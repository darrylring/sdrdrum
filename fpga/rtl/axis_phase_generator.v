==> flow/design.v <==
`timescale 1 ns / 1 ps
module axis_phase_generator #
(
  parameter integer AXIS_TDATA_WIDTH = 32,
  parameter integer PHASE_WIDTH = 30
)
(
  input  wire                        aclk,
  input  wire                        aresetn,
  input  wire [PHASE_WIDTH-1:0]      cfg_data,
  input  wire                        m_axis_tready,
  output wire [AXIS_TDATA_WIDTH-1:0] m_axis_tdata,
  output wire                        m_axis_tvalid
);
  reg [PHASE_WIDTH-1:0] int_cntr_reg = 0, int_cntr_next;
  reg int_enbl_reg = 1'b0, int_enbl_next;
  always @(posedge aclk)
  begin
    if(~aresetn)
    begin
      int_cntr_reg <= {(PHASE_WIDTH){1'b0}};
      int_enbl_reg <= 1'b0;
    end
    else
    begin
      int_cntr_reg <= int_cntr_next;
      int_enbl_reg <= int_enbl_next;
    end
  end
  always @*
  begin
    int_cntr_next = int_cntr_reg;
    int_enbl_next = int_enbl_reg;
    if(~int_enbl_reg)
    begin
      int_enbl_next = 1'b1;
    end
    if(int_enbl_reg & m_axis_tready)
    begin
      int_cntr_next = int_cntr_reg + cfg_data;
    end
  end
  assign m_axis_tdata = {{(AXIS_TDATA_WIDTH-PHASE_WIDTH){int_cntr_reg[PHASE_WIDTH-1]}}, int_cntr_reg};
  assign m_axis_tvalid = int_enbl_reg;
endmodule
Tool chain data of axis_phase_generator
What the tools print for axis_phase_generator, step after step.
Line numbers count from 1 in the design file above.
{"block": "inputs", "design": "axis_phase_generator", "clock_port": "aclk", "cell_library": "sky130hd", "corner": "tt_025C_1v80"}

Elaborated design
Yosys after proc, flatten, opt, wreduce and memory -nomap, before mapping. Enables and synchronous resets that opt folds into registers are not counted as muxes. Memory bits, and registers merged into a memory's read port (data or address), are not among the register bits. Print and check cells are not counted. Equal cells are merged and count once.
{"block": "word_totals", "register_bits": 31, "input_bits": 33, "out_inout_bits": 33, "wordCells": 4}
{"block": "classes", "addsub": 1, "bitwise": 1}
{"block": "ops", "operator": "adder 30 bit", "n": 1}
{"block": "ops", "operator": "bitwise AND 1 bit", "n": 1}

Logic depth
Depth = most cells in a row (Yosys ltp): at word level without a register or memory, in the mapped netlist without a sequential cell, where the memories' decode and read muxes count.
{"block": "depth", "depth_word": 1, "ABC_AREA": 0, "mapped_depth": 10, "ltp_nobuf": 10}

Synthesis result
The flow's flattened synthesis, as Yosys stat reports it; memories are mapped. The netlist is that of the ABC_AREA named above (0 if unset); the other value can give another one.
{"block": "by_type", "type": "sky130_fd_sc_hd__dfxtp_1", "n": 31, "type_area_um2": 620.595}
{"block": "by_type", "type": "sky130_fd_sc_hd__ha_1", "n": 29, "type_area_um2": 362.848}
{"block": "by_type", "type": "sky130_fd_sc_hd__nand2_1", "n": 43, "type_area_um2": 161.405}
{"block": "by_type", "type": "sky130_fd_sc_hd__a21oi_1", "n": 24, "type_area_um2": 120.115}
{"block": "by_type", "type": "sky130_fd_sc_hd__xnor2_1", "n": 13, "type_area_um2": 113.859}
{"block": "by_type", "type": "sky130_fd_sc_hd__o21ai_0", "n": 20, "type_area_um2": 100.096}
{"block": "by_type", "type": "sky130_fd_sc_hd__a21o_1", "n": 13, "type_area_um2": 97.594}
{"block": "by_type", "type": "sky130_fd_sc_hd__nand3_1", "n": 16, "type_area_um2": 80.077}
{"block": "by_type", "type": "sky130_fd_sc_hd__xor2_1", "n": 9, "type_area_um2": 78.826}
{"block": "by_type", "type": "sky130_fd_sc_hd__o21ai_1", "n": 13, "type_area_um2": 65.062}
{"block": "by_type", "type": "sky130_fd_sc_hd__clkbuf_1", "n": 15, "type_area_um2": 56.304}
{"block": "by_type", "type": "sky130_fd_sc_hd__and2_1", "n": 8, "type_area_um2": 50.048}
{"block": "by_type", "type": "sky130_fd_sc_hd__o21a_1", "n": 6, "type_area_um2": 45.043}
{"block": "by_type", "type": "sky130_fd_sc_hd__o31ai_4", "n": 2, "type_area_um2": 42.541}
{"block": "by_type", "type": "sky130_fd_sc_hd__nor2_1", "n": 10, "type_area_um2": 37.536}
{"block": "by_type", "type": "sky130_fd_sc_hd__a21boi_0", "n": 4, "type_area_um2": 30.029}
{"block": "by_type", "type": "sky130_fd_sc_hd__o211ai_1", "n": 4, "type_area_um2": 30.029}
{"block": "by_type", "type": "sky130_fd_sc_hd__inv_1", "n": 7, "type_area_um2": 26.275}
Not listed: further types 44, cells in them 75.
{"block": "synth_totals", "stdcells": 342, "mapped_area_um2": 2745.1, "seq_area_um2": 620.6, "ff_cells": 31, "buffers": 20}

Timing after synthesis
Path of least setup slack by OpenSTA after synthesis, without wires, with an ideal clock, recovery checks aside; 20% of the period is set as input and as output delay. Where synthesis merged equal registers, the netlist keeps one of their names.
{"block": "synth_path", "kind": "input to register", "start": "input port cfg_data[13]", "end": "register int_cntr_reg[29]", "clock_period_ns": 3.27, "input_delay_ns": 0.654, "setup_ns": 0.070, "t_first_pin_ns": 0.654, "arrival_time_ns": 2.548, "required_ns": 3.200, "path_slack_ns": 0.652, "delay_ns": 1.964, "driving_pins": 9, "path_buffers": 1, "synth_period_reached_ns": 2.618}
"delay_ns" = arrival - input delay + setup time.
"driving_pins": output pins that drive a net of the path, with the launching flip-flop's if there is one; two outputs of one cell count as two.
"synth_period_reached_ns" is the clock period less the worst setup slack; recovery checks do not enter. This is arithmetic on one report: input and output delays are still those of the set period (20% each).
The rows between start and end are the longest chain of elaborated cells between them; the timing report does not say that the signal goes this way. Where chains are equally long, one stands for them.
Each line given opens the expression or statement behind the cell; cells for indexed reads and writes are added by Yosys, which also makes memories of some case tables.
{"block": "synth_between", "cell_sequence": "sky130_fd_sc_hd__ha_1 -> sky130_fd_sc_hd__clkbuf_1 -> sky130_fd_sc_hd__nand4_1 -> sky130_fd_sc_hd__or3_1 -> sky130_fd_sc_hd__nor4_2 -> sky130_fd_sc_hd__o31ai_4 -> sky130_fd_sc_hd__mux2i_1 -> sky130_fd_sc_hd__or3_1 -> sky130_fd_sc_hd__a21boi_1", "elab_chain_len": 1, "cells_between": 1, "lines_between": 1, "cone_classes": "add/sub (1)"}
{"block": "synth_lines", "item": "start: declaration", "line_no": 10, "source": "input  wire [PHASE_WIDTH-1:0]      cfg_data,"}
{"block": "synth_lines", "item": "adder 30 bit", "line_no": 40, "source": "int_cntr_next = int_cntr_reg + cfg_data;"}
{"block": "synth_lines", "item": "end: assignment", "line_no": 21, "source": "int_cntr_reg <= {(PHASE_WIDTH){1'b0}};"}
{"block": "synth_lines", "item": "end: assignment", "line_no": 26, "source": "int_cntr_reg <= int_cntr_next;"}
{"block": "synth_lines", "item": "end: declaration", "line_no": 15, "source": "reg [PHASE_WIDTH-1:0] int_cntr_reg = 0, int_cntr_next;"}

Timing after layout
Path of least setup slack in the final report of run A (OpenROAD, finished layout, wires in). Where an end is a register, its clock arrival counts in the times.
{"block": "layout_path", "kind": "input to register", "start": "input port cfg_data[0]", "end": "register int_cntr_reg[22]", "clock_period_ns": 3.41, "input_delay_ns": 0.68, "setup_ns": 0.11, "t_first_pin_ns": 0.68, "arrival_time_ns": 3.21, "required_ns": 3.58, "path_slack_ns": 0.38, "driving_pins": 11, "path_buffers": 1}
The rows between start and end are the longest chain of elaborated cells between them; the timing report does not say that the signal goes this way. Where chains are equally long, one stands for them.
{"block": "layout_between", "cell_sequence": "sky130_fd_sc_hd__clkdlybuf4s50_1 -> sky130_fd_sc_hd__ha_1 -> sky130_fd_sc_hd__inv_1 -> sky130_fd_sc_hd__fa_1 -> sky130_fd_sc_hd__nor2b_1 -> sky130_fd_sc_hd__o2111ai_1 -> sky130_fd_sc_hd__a211oi_2 -> sky130_fd_sc_hd__and4bb_4 -> sky130_fd_sc_hd__o31ai_4 -> sky130_fd_sc_hd__xnor2_1 -> sky130_fd_sc_hd__o21ai_1", "elab_chain_len": 1, "cells_between": 1, "lines_between": 1, "cone_classes": "add/sub (1)"}
{"block": "layout_lines", "item": "start: declaration", "line_no": 10, "source": "input  wire [PHASE_WIDTH-1:0]      cfg_data,"}
{"block": "layout_lines", "item": "adder 30 bit", "line_no": 40, "source": "int_cntr_next = int_cntr_reg + cfg_data;"}
{"block": "layout_lines", "item": "end: assignment", "line_no": 21, "source": "int_cntr_reg <= {(PHASE_WIDTH){1'b0}};"}
{"block": "layout_lines", "item": "end: assignment", "line_no": 26, "source": "int_cntr_reg <= int_cntr_next;"}
{"block": "layout_lines", "item": "end: declaration", "line_no": 15, "source": "reg [PHASE_WIDTH-1:0] int_cntr_reg = 0, int_cntr_next;"}

Ticket comment

2 stored runs of axis_phase_generator in the flow (synthesis by Yosys, layout by OpenROAD, sky130hd cells), in arbitrary order. Constraints: input delay and output delay 20% of the set period each, output load 0.01 pF.
By "timing.achieved_period_ns" is meant the clock period of the run minus its worst setup slack. This is arithmetic on one report: input and output delays are still those of the set period (20% each).
"worst_path_time_ns": the worst setup path's part of the clock period (all of it between registers, 20% less for each end at a port) less its slack. A launch clock that arrives late makes it longer, a capture clock that arrives late makes it shorter.

{"run": "run A", "settings": { "period_ns": 3.41, "CORE_UTILIZATION": 57, "PLACE_DENSITY": 0.82, "CORE_MARGIN": 3, "ABC_AREA": 0, "GPL_TIMING_DRIVEN": 1, "CTS_CLUSTER_DIAMETER": 390, "CAP_MARGIN": 35, "SLEW_MARGIN": 5, "MIN_ROUTING_LAYER": "met1", "MAX_ROUTING_LAYER": "met5" }, "results": { "layout_stdcell_area_um2": 3494.6, "worst_path_time_ns": 2.35, "path_kind": "input to register", "hold_worst_slack_ns": 0.465, "worstSetupSlack_ns": 0.376, "timing.achieved_period_ns": 3.034, "total_negative_slack_ns": 0.000, "dieArea_um2": 5684.4, "ys_area_um2": 2745.1 }}
{"run": "run B", "settings": { "period_ns": 2.69, "CORE_UTILIZATION": 24, "CAP_MARGIN": 20, "CORE_MARGIN": 2, "SLEW_MARGIN": 20 }, "results": { "worstSetupSlack_ns": 0.071, "worst_path_time_ns": 2.08, "path_kind": "input to register", "timing.achieved_period_ns": 2.619, "layout_stdcell_area_um2": 4494.3, "hold_worst_slack_ns": 0.467, "ys_area_um2": 2745.1, "total_negative_slack_ns": 0.000, "dieArea_um2": 12309.9 }}
