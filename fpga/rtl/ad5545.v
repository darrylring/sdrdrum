==> flow/design.v <==
`timescale 1ns / 1ps
module ad5545
(
    input  wire        clk,
    input  wire        rstn,
    input  wire [31:0] data,
    input  wire        valid,
    output wire        ready,
    output wire        cs,
    output wire        din,
    output wire        ldac,
    output wire        sclk
);
localparam [2:0]
    STATE_IDLE       = 3'd0,
    STATE_WRITE_DAC1 = 3'd1,
    STATE_WRITE_DAC2 = 3'd2,
    STATE_LOAD       = 3'd3,
    STATE_WAIT       = 3'd4;
reg [2:0] state_reg, state_next;
reg [6:0] count_reg, count_next;
reg [35:0] data_reg, data_next;
reg ready_reg, ready_next;
reg cs_reg, cs_next;
reg din_reg, din_next;
reg ldac_reg, ldac_next;
reg sclk_reg, sclk_next;
reg sclk_enable;
assign ready = ready_reg;
assign cs = cs_reg;
assign din = din_reg;
assign ldac = ldac_reg;
assign sclk = sclk_reg;
always @* begin
    state_next = STATE_IDLE;
    cs_next   = cs_reg;
    din_next  = din_reg;
    ldac_next = ldac_reg;
    sclk_next = sclk_reg;
    count_next = count_reg;
    data_next = data_reg;
    ready_next = 1'b0;
    case (state_reg)
        STATE_IDLE: begin
            if (ready & valid) begin
                data_next = {2'b01, data[31:16], 2'b10, data[15:0]};
                ready_next = 1'b0;
                state_next = STATE_WRITE_DAC1;
            end else begin
                ready_next = 1'b1;
            end
        end
        STATE_WRITE_DAC1: begin
            state_next = STATE_WRITE_DAC1;
            count_next = count_reg + 1;
            sclk_next = count_reg[0];
            if (count_reg == 7'h02) begin
                cs_next = 1'b0;
            end
            if (count_reg >= 7'h02 && count_reg[0] == 1'b0) begin
                {din_next, data_next} = {data_reg, 1'b0};
            end
            if (count_reg == 7'h26) begin
                cs_next = 1'b1;
                count_next = 7'b0;
                state_next = STATE_WRITE_DAC2;
            end
        end
        STATE_WRITE_DAC2: begin
            state_next = STATE_WRITE_DAC2;
            count_next = count_reg + 1;
            sclk_next = count_reg[0];
            if (count_reg == 7'h02) begin
                cs_next = 1'b0;
            end
            if (count_reg >= 7'h04 && count_reg[0] == 1'b0) begin
                {din_next, data_next} = {data_reg, 1'b0};
            end
            if (count_reg == 7'h26) begin
                cs_next = 1'b1;
                count_next = 7'b0;
                state_next = STATE_LOAD;
            end
        end
        STATE_LOAD: begin
            state_next = STATE_LOAD;
            count_next = count_reg + 1;
            if (count_reg[0] == 1'b1) begin
                ldac_next = ~ldac_reg;  
            end
            if (count_reg[2] == 1'b1) begin
                state_next = STATE_WAIT;
                count_next = 7'b0;
            end
        end
        STATE_WAIT: begin
            state_next = STATE_WAIT;
            count_next = count_reg + 1;
            if (count_reg == 7'h0e) begin
                state_next = STATE_IDLE;
                count_next = 7'b0;
            end
        end
    endcase
end
always @(posedge clk) begin
    if (~rstn) begin
        state_reg <= STATE_IDLE;
        data_reg <= 16'b0;
        ready_reg <= 1'b0;
        count_reg <= 7'b0;
        cs_reg   <= 1'b1;
        din_reg  <= 1'b0;
        ldac_reg <= 1'b1;
        sclk_reg <= 1'b0;
    end else begin
        state_reg <= state_next;
        data_reg <= data_next;
        count_reg <= count_next;
        ready_reg <= ready_next;
        cs_reg <= cs_next;
        din_reg <= din_next;
        ldac_reg <= ldac_next;
        sclk_reg <= sclk_next;
    end
end
endmodule
* Step by step through the tools: ad5545 *
The steps from the RTL of ad5545 to its reports follow in flow order.
Line numbers count from 1 in the design file above.
Library cell names are shortened.
The mark -- stands for no value.

inputs
  design top = ad5545
  clock input = clk
  standard-cell library = sky130hd
  corner = tt_025C_1v80

* Word level *
Counts by Yosys on the flattened word-level netlist (proc, flatten, opt, wreduce; memories kept). Register bits leave out memories and registers merged into their read ports (data or address). Print and check cells are left out.

word-level totals
  bits in registers = 51
  input bits = 35
  output and inout bits = 5
  word-level cells = 57

operators by class
  add/subtract/negate cells = 1
  magnitude comparators = 2
  equal/unequal tests = 10
  multiplexer cells = 20
  bitwise logic cells = 3
  reductions and logical operators = 13

operator list
  kind                                                            number
  36-bit case mux with 3-bit select                               1
  36-bit two-way mux                                              3
  7-bit case mux with 3-bit select                                1
  7-bit two-way mux                                               3
  3-bit case mux with 5-bit select                                1
  7-bit by 1-bit adder with 7-bit output with constant B          1
  7-bit by 2-bit >= comparator with 1-bit output with constant B  1
  7-bit by 2-bit equality test with 1-bit output with constant B  1
  7-bit by 3-bit >= comparator with 1-bit output with constant B  1
  7-bit by 4-bit equality test with 1-bit output with constant B  1
  7-bit by 6-bit equality test with 1-bit output with constant B  1
  1-bit two-way mux                                               7
  2-bit inequality test with constant B                           3
  2-bit AND reduction                                             3
  3-bit by 2-bit equality test with 1-bit output with constant B  2
  3-bit nonzero test                                              2
  3-bit two-way mux                                               2
  2-bit nonzero test                                              2
  4-bit AND reduction                                             1
  3-bit by 1-bit equality test with 1-bit output with constant B  1
  3-bit equality test with constant B                             1
  3-bit zero test                                                 1
  3-bit AND reduction                                             1
  1-bit logical AND                                               2
  1-bit NOT                                                       2
  2-bit OR reduction                                              1
  1-bit case mux with 2-bit select                                1
  2-bit two-way mux                                               1
  1-bit bitwise AND                                               1

* Longest topological paths *
Depth = most cells in a row (Yosys ltp): at word level without a register or memory, in the mapped netlist without a sequential cell, where the memories' decode and read muxes count.

depth
  word-level depth = 4
  ABC_AREA = 0
  depth in mapped cells = 9
  depth with buffers taken out = 6

* After synthesis *
The flow's flattened synthesis, as Yosys stat reports it; memories are mapped. The netlist is that of the ABC_AREA named above (0 if unset); the other value can give another one.
Totals and module areas in this step are rounded.

mapped netlist
  mapped cells = 298
  mapped area = 2605 sq um
  sequential part of the area = 1061 sq um
  mapped flip-flops = 53
  buffers = 29

cells by type
  cell       number  total area (sq um)
  dfxtp_1    53      1.06E+03
  a311oi_2   25      375.36
  nand2_1    78      292.781
  a21oi_1    36      180.173
  clkbuf_1   20      75.072
  a311oi_1   8       70.067
  buf_6      5       56.304
  mux2i_1    5       50.048
  ha_1       3       37.536
  nor2_1     10      37.536
  nand3_1    6       30.029
  xor2_1     3       26.275
  nand4_1    4       25.024
  o21ai_0    5       25.024
  buf_2      4       20.019
  o211a_1    2       20.019
  and3_1     3       18.768
  o2111ai_1  2       17.517

Not listed: further types 22, cells in them 26.

* Timing after synthesis *
Path of least setup slack by OpenSTA after synthesis, without wires, with an ideal clock, recovery checks aside; 20% of the period is set as input and as output delay. Where synthesis merged equal registers, the netlist keeps one of their names.

timing after synthesis
  kind = reg-to-reg
  start point = register count_reg[0]
  end point = register data_reg[10]
  period = 2.93 ns
  library setup time = 0.089 ns
  time at the first pin = 0.000 ns
  data arrival time = 1.839 ns
  data required time = 2.841 ns
  setup slack = 1.002 ns
  delay of the path = 1.928 ns
  stages on the path = 10
  buffers on the path = 3
  period reached after synthesis = 1.928 ns

"delay of the path" = arrival - input delay + setup time.
"stages on the path" counts driving pins, that of a launching flip-flop among them; a cell with two outputs on the path counts twice.
"period reached after synthesis" is the clock period less the worst setup slack; recovery checks do not enter. This is arithmetic on one report: input and output delays are still those of the set period (20% each).
Between the ends stands the longest chain of elaborated cells between them, by number of cells; it is not shown to be the way that was timed. Of several equally long chains one is given.
Each line given opens the expression or statement behind the cell; cells for indexed reads and writes are added by Yosys, which also makes memories of some case tables.

between the ends, after synthesis
  cell sequence = dfxtp_1 > clkbuf_1 > inv_1 > ha_1 > nor3b_1 > o211ai_1 > and2_4 > buf_6 > buf_6 > a311oi_2
  length of the longest elaborated chain = 4
  elaborated cells on any way between the ends = 11
  those cells by class = compare (2); eq/ne (2); mux (3); logic (1); reduce/logical (3)

RTL lines, path after synthesis
  what                                            RTL line  RTL
  from (decl)                                     21        reg [6:0] count_reg, count_next;
  from (assign)                                   111       count_reg <= 7'b0;
  from (assign)                                   119       count_reg <= count_next;
  7-bit by 3-bit >= comparator with 1-bit output  76        if (count_reg >= 7'h04 && count_reg[0] == 1'b0) begin
  1-bit logical AND                               76
  36-bit two-way mux                              76
  36-bit case mux with 3-bit select               43        case (state_reg)
  to (assign)                                     109       data_reg <= 16'b0;
  to (assign)                                     118       data_reg <= data_next;
  to (decl)                                       22        reg [35:0] data_reg, data_next;

* Worst path after layout *
From the final timing report of run 1: the path of least setup slack in the routed layout; clock arrival at registers is part of the times.

timing after layout
  kind = reg-to-reg
  start point = register count_reg[0]
  end point = register data_reg[5]
  period = 1.37 ns
  library setup time = 0.09 ns
  time at the first pin = 0.30 ns
  data arrival time = 1.84 ns
  data required time = 1.58 ns
  setup slack = -0.27 ns
  stages on the path = 9
  buffers on the path = 2

Between the ends stands the longest chain of elaborated cells between them, by number of cells; it is not shown to be the way that was timed. Of several equally long chains one is given.

between the ends, after layout
  cell sequence = dfxtp_2 > inv_4 > ha_4 > nor3b_2 > o211ai_1 > buf_4 > and2_4 > buf_12 > a311oi_2
  length of the longest elaborated chain = 4
  elaborated cells on any way between the ends = 11
  those cells by class = compare (2); eq/ne (2); mux (3); logic (1); reduce/logical (3)

RTL lines, path after layout
  what                                            RTL line  RTL
  from (decl)                                     21        reg [6:0] count_reg, count_next;
  from (assign)                                   111       count_reg <= 7'b0;
  from (assign)                                   119       count_reg <= count_next;
  7-bit by 3-bit >= comparator with 1-bit output  76        if (count_reg >= 7'h04 && count_reg[0] == 1'b0) begin
  1-bit logical AND                               76
  36-bit two-way mux                              76
  36-bit case mux with 3-bit select               43        case (state_reg)
  to (assign)                                     109       data_reg <= 16'b0;
  to (assign)                                     118       data_reg <= data_next;
  to (decl)                                       22        reg [35:0] data_reg, data_next;

==> runs of ad5545 <==
Measured data: module ad5545, platform sky130hd, 2 stored runs of the flow under differing settings, order arbitrary. Input and output delays are each 20% of the period that was set; the output load is 0.01 pF.
"clock period achieved" = clock period - worst setup slack. The figure is calculated, with input and output delays left at 20% of the set period.
Results are given in rounded form.
A setting shown as . is not set for that run.

name                                     run 1   run 2
period_ns                                1.37    2.91
CORE_UTILIZATION                         17      40
PLACE_DENSITY_LB_ADDON                   0.04    .
HOLD_SLACK_MARGIN                        0.07    .
CELL_PAD_IN_SITES_DETAIL_PLACEMENT       1       .
TNS_END_PERCENT                          35      .
MIN_ROUTING_LAYER                        met1    .
MAX_ROUTING_LAYER                        met4    .
CAP_MARGIN                               20      20
CORE_MARGIN                              2       2
SLEW_MARGIN                              20      20
utilization after routing (%)            25.0    49.9
lowest setup slack (ns)                  -0.269  0.567
final worst hold slack (ns)              0.458   0.459
clock period achieved (ns)               1.639   2.343
standard-cell area after layout (sq um)  3774    3152
area inside the die boundary (sq um)     16330   7174
synthesized cell area (sq um)            2605    2605
